==> flow/design.v <==
module Operator(
   value,
   clk,
   resetB,
   input1,
   input2,
   type
   );
   output[63:0] value;
   input clk;
   input resetB;
   input [63:0] input1;
   input [63:0] input2;
   input [2:0] type;
   reg[63:0] value;
   reg[63:0] value_next;
   always @(posedge clk or negedge resetB)
   begin
      if(~resetB) begin
          value <= 64'b0;
      end
      else begin
         value <= value_next;
      end
   end
   always @(type or input1 or input2)
   begin
      value_next = 64'b0;
      case (type)
         3'b000 : value_next = input1 + input2;
         3'b001 : value_next = input1 * input2;
         3'b010 : value_next = (input1 > input2) ? input1 : input2;
         3'b011 : value_next = (input1 < input2) ? input1 : input2;
         3'b101 : value_next = {63'b0, input1 > input2};
         3'b110 : value_next = {63'b0, input1 < input2};
         3'b111 : value_next = {63'b0, input1 == input2};
      endcase
   end
endmodule
# [Reports on Operator]
# The steps from the RTL of Operator to its reports follow in flow order.
# Line numbers count from 1 in the design file above.
# Library cell names are shortened.
# A cell with - has no value.
[design] top_module="Operator" clock="clk" library="sky130hd" corner="tt_025C_1v80"

# [Elaborated design]
# Counts by Yosys on the flattened word-level netlist (proc, flatten, opt, wreduce; memories kept). Register bits leave out memories and registers merged into their read ports (data or address); mux counts leave out enables and synchronous resets folded into registers. Print and check cells are left out. Cells with the same type and inputs are merged into one.
[op_classes] add_sub_neg=1 multipliers=1 cmp=2 n_eq=7 muxes=3 reduce_logical=1
[ops] cell="multiplier 64 x 64 -> 64 bit" n=1
[ops] cell="case mux 64 bit (select 7 bit)" n=1
[ops] cell="two-way mux 64 bit" n=2
[ops] cell="adder 64 bit" n=1
[ops] cell="greater-than comparator 64 bit" n=1
[ops] cell="< comparator 64 bit" n=1
[ops] cell="== test 64 bit" n=1
[ops] cell="== test 3 bit (second input constant)" n=3
[ops] cell="== test 3 x 2 -> 1 bit (second input constant)" n=2
[ops] cell="== test 3 x 1 -> 1 bit (second input constant)" n=1
[ops] cell="logical NOT 3 bit" n=1
[bits] register_bits=64 input_bits=133 elab_cells=16

# [Logic depth]
# Longest topological path by Yosys (ltp), each cell counted once; first at word level (registers and memories cut), then after technology mapping (sequential cells cut; the memories' decode and read muxes count).
[depth] ltp_word=3 abc_area=0 mapped_depth=35 ltp_nobuf=33

# [Synthesis result]
# The flow's flattened synthesis, as Yosys stat reports it; memories are mapped. The netlist is that of the ABC_AREA named above (0 if unset); the other value can give another one.
[by_type] type="fa_1" n=1832 area_total_um2=3.67E+04
[by_type] type="inv_1" n=2073 area_total_um2=7.78E+03
[by_type] type="ha_1" n=438 area_total_um2=5.48E+03
[by_type] type="and2_1" n=852 area_total_um2=5.33E+03
[by_type] type="nand2_1" n=1264 area_total_um2=4744.55
[by_type] type="clkbuf_1" n=500 area_total_um2=1876.8
[by_type] type="dfrtp_1" n=64 area_total_um2=1.6E+03
[by_type] type="xnor2_1" n=182 area_total_um2=1.59E+03
[by_type] type="a21oi_1" n=162 area_total_um2=810.778
[by_type] type="nor2_1" n=176 area_total_um2=660.634
[by_type] type="o21ai_0" n=109 area_total_um2=545.523
[by_type] type="xor2_1" n=45 area_total_um2=394.128
[by_type] type="a21o_1" n=52 area_total_um2=390.374
[by_type] type="a222oi_1" n=24 area_total_um2=240.23
[by_type] type="o21bai_1" n=31 area_total_um2=232.723
[by_type] type="a221o_1" n=22 area_total_um2=220.211
[by_type] type="nand3_1" n=36 area_total_um2=180.173
[by_type] type="o21a_1" n=24 area_total_um2=180.173
# Not listed: further types 52, cells in them 365.
[synth_totals] cell_count=8251 mapped_area_mm2=0.0716249 ff_cells=64

# [Worst setup path after synthesis]
# Path of least setup slack by OpenSTA after synthesis, without wires, with an ideal clock, recovery checks aside; 20% of the period is set as input and as output delay. Where synthesis merged equal registers, the netlist keeps one of their names.
[synth_path] kind="input port to flip-flop" start="input input1[28]" end="register value[58]" tclk_ps=13700 input_delay_ps=2740 setup_ps=139 t_first_pin_ps=2740 arrival_time_ps=10931 setup_slack_ps=2631 path_delay_ps=8330 driving_pins=32 n_path_buf=2 synth_period_reached_ps=11069
# "path_delay_ps" = arrival - input delay + setup time.
# "driving_pins": output pins that drive a net of the path, with the launching flip-flop's if there is one; two outputs of one cell count as two.
# "synth_period_reached_ps" = period - worst setup slack (recovery checks aside). The figure is calculated, with input and output delays left at 20% of the set period.
# Between the ends stands the longest chain of elaborated cells between them, by number of cells; it is not shown to be the way that was timed. Of several equally long chains one is given.
# Each line given opens the expression or statement behind the cell; cells for indexed reads and writes are added by Yosys, which also makes memories of some case tables.
[synth_via] cell_sequence="clkbuf_1 clkbuf_1 nand2_1 fa_1 fa_1 inv_1 fa_1 inv_1 fa_1 fa_1 inv_1 fa_1 inv_1 fa_1 inv_1 fa_1 fa_1 inv_1 fa_1 inv_1 ha_1 a21oi_1 o21a_1 nor2_1 a211oi_1 o21ai_0 a2111oi_0 a21oi_1 nand2_1 a211o_1 a21oi_1 or4_1" elab_chain_len=3
[synth_lines] item="start, declared" line=12 source="input [63:0] input1;"
[synth_lines] item="< comparator 64 bit" line=33 source="3'b011 : value_next = (input1 < input2) ? input1 : input2;"
[synth_lines] item="two-way mux 64 bit" line=33
[synth_lines] item="case mux 64 bit (select 7 bit)" line=29 source="case (type)"
[synth_lines] item="end, assigned" line=20 source="value <= 64'b0;"
[synth_lines] item="end, assigned" line=23 source="value <= value_next;"
[synth_lines] item="end, declared" line=9 source="output[63:0] value;"

# [Path in the finished layout]
# From the final timing report of run 1: the path of least setup slack in the routed layout; clock arrival at registers is part of the times.
# The report prints the path's times to 10 ps; the period is as set.
[layout_path] kind="input port to flip-flop" start="input input2[8]" end="register value[58]" tclk_ps=9220 input_delay_ps=1840 setup_ps=130 t_first_pin_ps=1840 arrival_time_ps=10430 setup_slack_ps=-920 driving_pins=34 n_path_buf=6
# Between the ends stands the longest chain of elaborated cells between them, by number of cells; it is not shown to be the way that was timed. Of several equally long chains one is given.
[layout_via] cell_sequence="buf_12 buf_12 and2_1 fa_1 inv_1 fa_1 inv_1 fa_2 fa_2 fa_1 inv_1 fa_1 inv_1 fa_1 fa_1 fa_1 inv_2 fa_1 inv_1 ha_1 nand2_2 buf_4 nor2_4 nand2b_4 buf_6 nor4_4 buf_4 o41ai_4 buf_6 a21oi_4 a211oi_4 nand2_1 a21oi_2 or4_1" elab_chain_len=3
[layout_lines] item="start, declared" line=13 source="input [63:0] input2;"
[layout_lines] item="< comparator 64 bit" line=33 source="3'b011 : value_next = (input1 < input2) ? input1 : input2;"
[layout_lines] item="two-way mux 64 bit" line=33
[layout_lines] item="case mux 64 bit (select 7 bit)" line=29 source="case (type)"
[layout_lines] item="end, assigned" line=20 source="value <= 64'b0;"
[layout_lines] item="end, assigned" line=23 source="value <= value_next;"
[layout_lines] item="end, declared" line=9 source="output[63:0] value;"

# Flow measurements of Operator on sky130hd: 2 stored runs with different settings, listed in no order. Input and output delays are each 20% of the period that was set; the output load is 0.01 pF.
# "clock_period_reached_ps" means the clock period less the worst setup slack. The figure is calculated, with input and output delays left at 20% of the set period.
# "timing.worst_path_ps" means the part of the period allowed to the worst setup path (the constraints hold back 20% at inputs and 20% at outputs) less its slack; where the path has registers, the arrival times of their clocks count too.
# "timing.worst_path_ps" is known to 10 ps.
run="run 1" settings period_ns=9.22 CORE_UTILIZATION=60 CORE_ASPECT_RATIO=0.84 CORE_MARGIN=7 GPL_ROUTABILITY_DRIVEN=1 CTS_CLUSTER_SIZE=15 CAP_MARGIN=20 SLEW_MARGIN=20
run="run 1" results post_route_util_frac=0.746 synth_chip_area_mm2=0.0716249 fin_tns_ps=-21340 setup_ws_ps=-925 layout_stdcell_area_mm2=0.0878605 clock_period_reached_ps=10145 timing.worst_path_ps=8300 critical_path_kind="input port to flip-flop" die_footprint_mm2=0.129281
run="run 2" settings period_ns=9.3 CORE_UTILIZATION=27 SETUP_SLACK_MARGIN=-0.32 CORE_ASPECT_RATIO=0.91 CELL_PAD_IN_SITES_GLOBAL_PLACEMENT=2 CELL_PAD_IN_SITES_DETAIL_PLACEMENT=1 ABC_AREA=0 GPL_TIMING_DRIVEN=1 CTS_CLUSTER_DIAMETER=119 CAP_MARGIN=20 CORE_MARGIN=2 SLEW_MARGIN=20
run="run 2" results synth_chip_area_mm2=0.0716249 post_route_util_frac=0.34 timing.worst_path_ps=8430 critical_path_kind="input port to flip-flop" fin_tns_ps=-17694 die_footprint_mm2=0.269417 clock_period_reached_ps=10291 setup_ws_ps=-991 layout_stdcell_area_mm2=0.0898937
